==> flow/design.v <==
`timescale 1 ns / 100 ps
module min_max_finder_part3_M3 (Max, Min, Start, Clk, Reset, 
				           Qi, Ql, Qcmx, Qcmn, Qd);
input Start, Clk, Reset;
output [7:0] Max, Min;
output Qi, Ql, Qcmx, Qcmn, Qd;
reg [7:0] M [0:15]; 
reg [4:0] state;
reg       Flag;  
reg [7:0] Max;
reg [7:0] Min;
reg [3:0] I;
localparam 
INI  = 	5'b00001,  
LOAD = 	5'b00010,  
CMx = 	5'b00100,  
CMn = 	5'b01000,  
DONE = 	5'b10000;  
assign {Qd,  Qcmn, Qcmx, Ql, Qi} = state;  
always @(posedge Clk, posedge Reset) 
  begin  : CU_n_DU
    if (Reset)
       begin
         state <= INI;
         I <= 4'bXXXX;    
	      Max <= 8'bXXXXXXXX;
	      Min <= 8'bXXXXXXXX;
		  Flag <= 1'bX;
	    end
    else
       begin
           case (state)
	        INI	: 
	          begin
		        I <= 0;
				Flag <= 1;
		         if (Start)
		           state <= LOAD;
	          end
	        LOAD	:
	          begin
		           Max <= M[I];  
		           Min <= M[I];  
		           I <= I + 1;   
		           state <= CMx;  
 	          end
	        CMx :
	          begin 
				    if (Flag == 0)
						I <= I + 1;
					Flag <= 1;
					if (M[I] >= Max)
					begin
						Max <= M[I];
						I <= I + 1;
					end
				 	if ((M[I] >= Max || Flag == 0) && I == 15)
						state <= DONE;
					if (M[I] < Max && Flag == 1)
						state <= CMn;
			  end
	        CMn :
	          begin 
				    if (Flag == 1)
						I <= I + 1;
					Flag <= 0;
					if (M[I] <= Min)
					begin
						Min <= M[I];
						I <= I + 1;
					end
					if ((M[I] <= Min || Flag == 1) && I == 15)
						state <= DONE;
					if (M[I] > Min && Flag == 0)		
						state <= CMx;
			  end
	        DONE	:
	          begin  
		           state <= INI;  
		       end    
      endcase
    end 
  end 
endmodule  
=== Reports on min_max_finder_part3_M3 ===
What the tools print for min_max_finder_part3_M3, step after step.
Lines are those of the file above, counted from 1.
Cell names lack the library's common part.
A cell with -- has no value.

* Top module: min_max_finder_part3_M3
* Clock: Clk
* Library: sky130hd
* Timing corner: tt_025C_1v80

=== After elaboration ===
Yosys after proc, flatten, opt, wreduce and memory -nomap, before mapping. Memory bits, and registers merged into a memory's read port (data or address), are not among the register bits. Print and check cells are not counted. Equal cells are merged and count once.

* Multiply operators: 0
* Divide/modulo/power cells: 0
* Bitwise operators: 1
* Shifts and indexed selects: 0
* Reductions and logical operators: 16
* Order comparisons: 4
* $add $sub $neg: 1
* Equal/unequal tests: 13
* Mux-type cells: 16

{| class="wikitable"
|+ Operators with widths
! operator !! number
|-
| 8-bit parallel mux with 2-bit select || 2
|-
| 5-bit parallel mux with 5-bit select || 1
|-
| 5-bit two-way mux || 5
|-
| 4-bit parallel mux with 4-bit select || 1
|-
| 8-bit two-way mux || 2
|-
| 4-bit two-way mux || 4
|-
| 3-bit inequality test with constant B || 4
|-
| 8-bit greater-or-equal comparator with constant A || 1
|-
| 8-bit > comparator with constant A || 1
|-
| 8-bit less-or-equal comparator with constant A || 1
|-
| 8-bit < comparator with constant A || 1
|-
| 2-bit inequality test with constant B || 3
|-
| 2-bit nonzero test || 3
|-
| 5-bit by 1-bit equality test with 1-bit output with constant B || 1
|-
| 5-bit by 2-bit equality test with 1-bit output with constant B || 1
|-
| 5-bit by 3-bit equality test with 1-bit output with constant B || 1
|-
| 5-bit by 4-bit equality test with 1-bit output with constant B || 1
|-
| 5-bit equality test with constant B || 1
|-
| 5-bit nonzero test || 1
|-
| 1-bit logical AND || 4
|-
| 2-bit AND reduction || 2
|-
| 4-bit by 1-bit adder with 4-bit output with constant B || 1
|-
| 4-bit equality test with constant B || 1
|-
| 4-bit AND reduction || 1
|-
| 4-bit nonzero test || 1
|-
| 3-bit AND reduction || 1
|-
| 1-bit logical OR || 2
|-
| 2-bit OR reduction || 1
|}

Other operator kinds: 2; their cells: 2.

* Latch bits: 0
* Cells after elaboration: 56
* Bits in read-only memories: 0
* Memory bits (writable): 0
* Output and inout bits: 21
* Word width x clocked read ports: 0
* Memories kept: 0
* Input bits: 3
* Flip-flop bits (word level): 26

=== Logic depth ===
Longest topological path by Yosys (ltp), each cell counted once; first at word level (registers and memories cut), then after technology mapping (sequential cells cut; the memories' decode and read muxes count).

* Depth after elaboration: 6
* ABC_AREA: 1
* Mapped depth: 8
* Gate-level depth less buffers: 8

=== Mapped cells and area ===
Yosys stat after the flow's synthesis: flattened, memories mapped to cells. It holds for the ABC_AREA given above (unset counts as 0); a run with the other value may have another netlist.

* Cell area after synthesis: 626.9 um^2
* Sequential area: 201.4 um^2
* Cells in the netlist: 82
* Flip-flop cells: 8
* Buffers: 17

{| class="wikitable"
|+ Cell types
! cell type !! number !! total area (um^2)
|-
| dfrtp_1 || 7 || 175.168
|-
| buf_4 || 17 || 127.622
|-
| nand2_1 || 16 || 60.058
|-
| nor2_4 || 3 || 33.782
|-
| inv_1 || 8 || 30.029
|-
| dfstp_2 || 1 || 26.275
|-
| nand2_2 || 3 || 18.768
|-
| nor2_1 || 5 || 18.768
|-
| nor2_2 || 3 || 18.768
|-
| xor2_1 || 2 || 17.517
|-
| nand3_1 || 3 || 15.014
|-
| ha_1 || 1 || 12.512
|-
| nand4_1 || 2 || 12.512
|-
| inv_2 || 3 || 11.261
|-
| nand2_4 || 1 || 11.261
|-
| a21oi_1 || 2 || 10.01
|-
| o21ai_1 || 2 || 10.01
|-
| a22o_1 || 1 || 8.758
|}

Not listed: further types 2, cells in them 2.

=== Worst setup path after synthesis ===
Source: OpenSTA report_checks on the synthesized netlist (no wires, ideal clock, input and output delay 20% of the period each), path of least setup slack; recovery checks are left aside. Register names are those of the netlist, which keeps one name where synthesis merged equal registers.

* Path type: register to register
* Start: reg state[0]
* End: reg state[4]
* Delay of the path: 1.200 ns
* Data required time: 2.153 ns
* Arrival time: 1.083 ns
* Launch time at the first pin: 0.000 ns
* Setup time: 0.117 ns
* Stages: 8
* Period: 2.27 ns
* Path buffers: 0
* Setup slack: 1.070 ns
* Period reached after synthesis: 1.2 ns

"delay of the path" is the arrival time less input delay plus setup time.
"stages": output pins that drive a net of the path, with the launching flip-flop's if there is one; two outputs of one cell count as two.
"period reached after synthesis" is the clock period less the worst setup slack; recovery checks do not enter. This is arithmetic on one report: input and output delays are still those of the set period (20% each).
The rows between start and end are the longest chain of elaborated cells between them; the timing report does not say that the signal goes this way. Where chains are equally long, one stands for them.
A line is the first line of the expression or statement that the cell stems from. Yosys adds cells for indexed reads and writes and turns some case tables into memories.
At most two assigning lines are given for a register; there are more.

* Cells stage by stage: dfstp_2 -> nand2_1 -> nor2_2 -> nor2_4 -> nand2_2 -> nand2_2 -> nand2_1 -> nand2_1
* Length of the longest elaborated chain: 3
* Elaborated cells on any way between the ends: 11
* Source lines of those cells: 1
* Those cells by class: eq/ne (8); mux (1); reduce/logical (2)

{| class="wikitable"
|+ Ends and longest elaborated chain, after synthesis
! what !! line !! text
|-
| start, declared || 8 || <nowiki>reg [4:0] state;</nowiki>
|-
| start, assigned || 45 || <nowiki>state <= CMx;</nowiki>
|-
| start, assigned || 60 || <nowiki>state <= CMn;</nowiki>
|-
| 5-bit equality test || 32 || <nowiki>case (state)</nowiki>
|-
| 5-bit nonzero test || -- ||
|-
| 4-bit AND reduction || -- ||
|-
| end, assigned || 45 ||
|-
| end, assigned || 60 ||
|-
| end, declared || 8 ||
|}

=== Worst path after layout ===
From the final timing report of entry A: the path of least setup slack in the routed layout; clock arrival at registers is part of the times.

* Path type: register to output
* Start: reg state[0]
* End: out Qi
* Arrival time: 1.35 ns
* Stages: 2
* Launch time at the first pin: 0.23 ns
* Path buffers: 1
* Data required time: 1.90 ns
* Period: 2.38 ns
* Setup slack: 0.56 ns
* Output delay: 0.48 ns

At most two assigning lines are given for a register; there are more.

* Cells stage by stage: dfstp_2 -> clkdlybuf4s50_1
* Length of the longest elaborated chain: 0
* Elaborated cells on any way between the ends: 0
* Source lines of those cells: 0

{| class="wikitable"
|+ Ends and longest elaborated chain, after layout
! what !! line !! text
|-
| start, declared || 8 || <nowiki>reg [4:0] state;</nowiki>
|-
| start, assigned || 45 || <nowiki>state <= CMx;</nowiki>
|-
| start, assigned || 60 || <nowiki>state <= CMn;</nowiki>
|-
| end, declared || 6 || <nowiki>output Qi, Ql, Qcmx, Qcmn, Qd;</nowiki>
|}

Lab notebook: min_max_finder_part3_M3

Stored flow runs of min_max_finder_part3_M3 (2 of them; Yosys, OpenROAD, sky130hd). They differ in their settings and are not a sequence. Constraints: input delay and output delay 20% of the set period each, output load 0.01 pF.
By "clock period reached" is meant the clock period of the run minus its worst setup slack. This is arithmetic on one report: input and output delays are still those of the set period (20% each).
"time used up by the worst setup path" means the part of the period allowed to the worst setup path (the constraints hold back 20% at inputs and 20% at outputs) less its slack; where the path has registers, the arrival times of their clocks count too.
By "power" is meant OpenSTA's value without simulated activity: inputs other than the clock are taken to toggle once in ten clock periods, and the tool carries that through the logic.

=== Entry A ===
{| class="wikitable"
! Setting !! Value
|-
| period_ns || 2.38
|-
| CORE_UTILIZATION || 25
|-
| SETUP_SLACK_MARGIN || -0.12
|-
| PLACE_DENSITY_LB_ADDON || 0.15
|-
| CORE_ASPECT_RATIO || 1.7
|-
| CORE_MARGIN || 2
|-
| TNS_END_PERCENT || 90
|-
| ABC_AREA || 1
|-
| GPL_TIMING_DRIVEN || 0
|-
| GPL_ROUTABILITY_DRIVEN || 0
|-
| CTS_CLUSTER_DIAMETER || 49
|-
| CAP_MARGIN || 15
|-
| SLEW_MARGIN || 20
|-
! Result !! Value
|-
| Chip area in the Yosys report || 626.9 um^2
|-
| Overall die area || 2938.0 um^2
|-
| Standard-cell area of the final layout || 823.3 um^2
|-
| Post-layout utilization || 34.9%
|-
| Setup slack of the worst path || 0.555 ns
|-
| Final setup TNS || 0.000 ns
|-
| Power || 351 uW
|-
| Clock period reached || 1.825 ns
|-
| Time used up by the worst setup path || 1.35 ns
|-
| Type of the worst setup path || register to output
|}

=== Entry B ===
{| class="wikitable"
! Setting !! Value
|-
| period_ns || 1.04
|-
| CORE_UTILIZATION || 18
|-
| PLACE_DENSITY_LB_ADDON || 0.22
|-
| CORE_MARGIN || 4
|-
| GPL_ROUTABILITY_DRIVEN || 0
|-
| CTS_CLUSTER_SIZE || 63
|-
| CTS_CLUSTER_DIAMETER || 229
|-
| CAP_MARGIN || 20
|-
| MIN_ROUTING_LAYER || met2
|-
| MAX_ROUTING_LAYER || met4
|-
| SLEW_MARGIN || 20
|-
! Result !! Value
|-
| Chip area in the Yosys report || 583.1 um^2
|-
| Overall die area || 4214.0 um^2
|-
| Standard-cell area of the final layout || 825.8 um^2
|-
| Post-layout utilization || 26.8%
|-
| Setup slack of the worst path || -0.137 ns
|-
| Final setup TNS || -0.615 ns
|-
| Power || 644.9 uW
|-
| Clock period reached || 1.177 ns
|-
| Time used up by the worst setup path || 1.18 ns
|-
| Type of the worst setup path || register to register
|}
