==> flow/design.v <==
module ee457_fifo(clk, rst, din, wen, full, dout, ren, empty);
  function integer log2;
    input integer n;
    integer i;
    begin
      for (i = 0; 2**i < n; i = i + 1)
      begin
      end
      log2 = i + 1;    
    end
  endfunction
  parameter           WIDTH = 8;
  parameter           DEPTH = 4;
  localparam          ADDR_SIZE = log2(DEPTH);
  input               clk;
  input               rst;
  input [WIDTH-1:0]   din;
  input               wen;
  input               ren;
  output [WIDTH-1:0]  dout;
  output              full;
  output              empty;
  reg [WIDTH-1:0]     mem_array[0:DEPTH-1];
  reg [ADDR_SIZE-1:0] rptr;
  reg [ADDR_SIZE-1:0] wptr;
  reg [ADDR_SIZE-1:0]  counter;
  wire should_read, should_write;
  begin
    assign dout = mem_array[rptr];
    assign full = counter == DEPTH;
    assign empty = counter == 0;
    assign should_read = ren && !empty;
    assign should_write = wen && !full;
    always @(posedge clk)
    begin
      if (rst)
      begin
        rptr <= 0;
        wptr <= 0;
        counter <= 0;
      end
      else 
      begin
        if (should_write)
        begin
          mem_array[wptr] <= din;
          wptr <= wptr + 1;
          if (wptr == DEPTH - 1)
            wptr <= 0;
        end
        if (should_read)
        begin
          rptr <= rptr + 1;
          if (rptr == DEPTH - 1)
            rptr <= 0;
        end
        if (should_read && should_write)
          counter <= counter;
        else if (should_read && !should_write)
          counter <= counter - 1;
        else if (!should_read && should_write)
          counter <= counter + 1;
      end
    end
  end
endmodule
Tool chain data of ee457_fifo
Tool output for the design above, in the order of the flow.
Line numbers count from 1 in the design file above.
Operators: Yosys type, input widths -> output width; for muxes data width and select width s.
Library cell names are shortened.
{ "design": {"top_module": "ee457_fifo", "clk_port": "clk", "library": "sky130hd", "corner": "tt_025C_1v80"} }

Word-level counts
Source: Yosys, flattened and elaborated, memories not mapped. Widths are those after wreduce. Print and check cells do not count. Equal cells are merged and count once.
Memory sizes are those after Yosys's memory passes, which may raise the word count (mostly to a power of two), join words into wider ones and drop unused or constant bits.
{ "op_classes": {"add_sub_neg": 4, "mul": 0, "div_mod_pow": 0, "compare": 0, "n_eq": 3, "shift": 0, "n_mux": 12, "logic": 1, "reduce_and_logical": 12} }
{ "op_table": {"columns": ["operator", "n"], "rows": [
  ["$mux 8", 2],
  ["$mux 3", 4],
  ["$add 3x1->3 const B", 3],
  ["$mux 2", 4],
  ["$eq 3x2->1 const B", 2],
  ["$logic_and 1x1->1", 5],
  ["$logic_not 1->1", 4],
  ["$sub 3x1->3 const B", 1],
  ["$eq 3x3->1 const B", 1],
  ["$logic_not 3->1", 1],
  ["$reduce_and 2->1", 1],
  ["$reduce_bool 2->1", 1],
  ["$mux 1", 2],
  ["$not 1->1", 1]
]} }
{ "word_totals": {"regBits": 9, "latchBits": 0, "ramBits": 32, "rom_bits": 0, "clocked_rd_ports_x_width": 8, "n_memories": 1, "inputBits": 12, "out_inout_bits": 10, "word_cells": 36} }
{ "memory_table": {"columns": ["memory", "size", "word_bits", "rd", "write_ports", "line", "rtl"], "rows": [
  ["mem_array", 4, 8, 1, 1, 23, "reg [WIDTH-1:0]     mem_array[0:DEPTH-1];"]
]} }

Longest topological paths
Depth = most cells in a row (Yosys ltp): at word level without a register or memory, in the mapped netlist without a sequential cell, where the memories' decode and read muxes count.
{ "logic_depth": {"depth_word": 7, "abc_area": 0, "depth_mapped": 10, "mapped_depth_nobuf": 10} }

Netlist
Yosys stat after the flow's synthesis: flattened, memories mapped to cells. It holds for the ABC_AREA given above (unset counts as 0); a run with the other value may have another netlist.
The area totals of this step are shown rounded.
{ "synth_totals": {"cells": 103, "mapped_area_um2": 1749, "seq_area_um2": 1181, "ffs": 43, "buf_cells": 3} }
{ "by_type": {"columns": ["cell", "n", "area_total_um2"], "rows": [
  ["edfxtp_1", 32, 960.922],
  ["dfxtp_1", 11, 220.211],
  ["mux4_2", 8, 180.173],
  ["ha_1", 6, 75.072],
  ["nor3b_2", 4, 50.048],
  ["a21oi_1", 5, 25.024],
  ["o31ai_2", 2, 25.024],
  ["inv_1", 6, 22.522],
  ["fa_1", 1, 20.019],
  ["nor2_1", 5, 18.768],
  ["xor2_1", 2, 17.517],
  ["nand2b_1", 2, 12.512],
  ["nand4_1", 2, 12.512],
  ["nor2_4", 1, 11.261],
  ["or3b_4", 1, 11.261],
  ["mux2i_1", 1, 10.01],
  ["a211o_1", 1, 8.758],
  ["clkinv_4", 1, 8.758]
]} }
Other cell types: 11; their cells: 12.

Path before layout
OpenSTA on the mapped netlist: ideal clock, no wires. The path of least setup slack (recovery checks aside). Input and output delay are each 20% of the period. Register names are those of the netlist, which keeps one name where synthesis merged equal registers.
{ "synth_path": {"path_kind": "register to register", "from": "register counter[2]", "to": "register counter[2]", "tclk_ns": 2.6, "setup_time_ns": 0.072, "t_first_pin_ns": 0.000, "arrival_time_ns": 2.111, "t_required_ns": 2.528, "path_slack_ns": 0.417, "path_delay_ns": 2.183, "driving_pins": 11, "path_buffers": 0, "period_less_setup_slack_ns": 2.183} }
"path_delay_ns" is the arrival time less input delay plus setup time.
"driving_pins": output pins that drive a net of the path, with the launching flip-flop's if there is one; two outputs of one cell count as two.
"period_less_setup_slack_ns" is the clock period less the worst setup slack; recovery checks do not enter. This is arithmetic on one report: input and output delays are still those of the set period (20% each).
Between the ends stands the longest chain of elaborated cells between them, by number of cells; it is not shown to be the way that was timed. Of several equally long chains one is given.
Each line given opens the expression or statement behind the cell; cells for indexed reads and writes are added by Yosys, which also makes memories of some case tables.
A register here has more assigning lines than the two given.
{ "synth_between": {"path_cell_list": "dfxtp_1 or3b_4 clkinv_4 nor2_4 inv_4 ha_1 inv_1 fa_1 xor2_1 or3_1 a21oi_1", "elab_chain_cells": 7, "cells_between": 18, "cone_lines": 9, "classes_between": "add/sub (2); eq/ne (1); mux (2); logic (1); reduce/logical (12)"} }
{ "synth_lines": {"columns": ["element", "line", "rtl"], "rows": [
  ["start, declared", 26, "reg [ADDR_SIZE-1:0]  counter;"],
  ["start, assigned", 58, "counter <= counter;"],
  ["start, assigned", 60, "counter <= counter - 1;"],
  ["$eq 3x3->1", 30, "assign full = counter == DEPTH;"],
  ["$logic_not 1->1", 33, null],
  ["$logic_and 1x1->1", 33, null],
  ["$logic_not 1->1", 59, null],
  ["$logic_and 1x1->1", 59, null],
  ["$reduce_bool 2->1", null, null],
  ["$reduce_and 2->1", null, null],
  ["end, assigned", 58, null],
  ["end, assigned", 60, null],
  ["end, declared", 26, null]
]} }
Some nets on the timed path still bear RTL names; the line given drives or declares the net.
{ "synth_nets": {"columns": ["net", "line"], "rows": [
  ["full", 30]
]} }

Timing after layout
From the final timing report of entry A: the path of least setup slack in the routed layout; clock arrival at registers is part of the times.
{ "layout_path": {"path_kind": "register to register", "from": "register counter[0]", "to": "register counter[2]", "tclk_ns": 2.09, "setup_time_ns": 0.07, "t_first_pin_ns": 0.28, "arrival_time_ns": 2.27, "t_required_ns": 2.30, "path_slack_ns": 0.03, "driving_pins": 11, "path_buffers": 0} }
Between the ends stands the longest chain of elaborated cells between them, by number of cells; it is not shown to be the way that was timed. Of several equally long chains one is given.
A register here has more assigning lines than the two given.
{ "layout_between": {"path_cell_list": "dfxtp_4 or3b_4 clkinv_4 nor2_4 inv_4 ha_4 inv_2 fa_2 xor2_1 or3_1 a21oi_1", "elab_chain_cells": 7, "cells_between": 18, "cone_lines": 9, "classes_between": "add/sub (2); eq/ne (1); mux (2); logic (1); reduce/logical (12)"} }
{ "layout_lines": {"columns": ["element", "line", "rtl"], "rows": [
  ["start, declared", 26, "reg [ADDR_SIZE-1:0]  counter;"],
  ["start, assigned", 58, "counter <= counter;"],
  ["start, assigned", 60, "counter <= counter - 1;"],
  ["$logic_not 3->1", 31, "assign empty = counter == 0;"],
  ["$logic_not 1->1", 32, null],
  ["$logic_and 1x1->1", 32, null],
  ["$logic_not 1->1", 61, null],
  ["$logic_and 1x1->1", 61, null],
  ["$mux 3", 61, null],
  ["$mux 3", 59, null],
  ["end, assigned", 58, null],
  ["end, assigned", 60, null],
  ["end, declared", 26, null]
]} }

Data sheet: physical implementation of ee457_fifo

2 stored runs of ee457_fifo in the flow (synthesis by Yosys, layout by OpenROAD, sky130hd cells), in arbitrary order. Constraints: input delay and output delay 20% of the set period each, output load 0.01 pF.
"period_reached_ns" is the run's clock period less its worst setup slack. It is reckoned from that one timing run; input and output delays stay at 20% of the period that was set.
By "worst_setup_path_time_ns" is meant the share of the clock period that the worst setup path is allowed (20% is reserved at inputs, 20% at outputs), minus its slack. Clock arrival times at its registers enter into it.
"power_mw" rests on the timing tool's default activity at the inputs, not on a simulated workload.
Results are given in rounded form.
[
  {
    "run": "entry A",
    "settings": { "period_ns": 2.09, "CORE_UTILIZATION": 17, "SETUP_SLACK_MARGIN": 0.53, "PLACE_DENSITY_LB_ADDON": 0.07, "CORE_ASPECT_RATIO": 1.69, "CORE_MARGIN": 7, "CELL_PAD_IN_SITES_GLOBAL_PLACEMENT": 3, "TNS_END_PERCENT": 20, "ABC_AREA": 0, "GPL_TIMING_DRIVEN": 0, "GPL_ROUTABILITY_DRIVEN": 1, "CTS_CLUSTER_DIAMETER": 263, "SLEW_MARGIN": 10, "MAX_ROUTING_LAYER": "met5", "CAP_MARGIN": 20 },
    "results": { "worst_setup_path_time_ns": 2.06, "worstPathKind": "register to register", "period_reached_ns": 2.059, "setupTns_ns": 0.000, "power_mw": 2.826, "final_hold_ws_ns": 0.443, "design_die_area_um2": 13420, "util_pct": 25.6, "ys_area_um2": 1749, "cell_area_final_um2": 2579, "final_setup_ws_ns": 0.031 }
  },
  {
    "run": "entry B",
    "settings": { "period_ns": 2.16, "CORE_UTILIZATION": 22, "PLACE_DENSITY_LB_ADDON": 0.23, "CORE_MARGIN": 3, "TNS_END_PERCENT": 95, "GPL_TIMING_DRIVEN": 0, "CTS_CLUSTER_SIZE": 23, "CTS_CLUSTER_DIAMETER": 26, "CAP_MARGIN": 15, "SLEW_MARGIN": 20 },
    "results": { "worst_setup_path_time_ns": 2.22, "worstPathKind": "register to register", "period_reached_ns": 2.221, "setupTns_ns": -0.061, "power_mw": 2.269, "final_hold_ws_ns": 0.464, "design_die_area_um2": 9056, "util_pct": 30.0, "ys_area_um2": 1749, "cell_area_final_um2": 2245, "final_setup_ws_ns": -0.061 }
  }
]
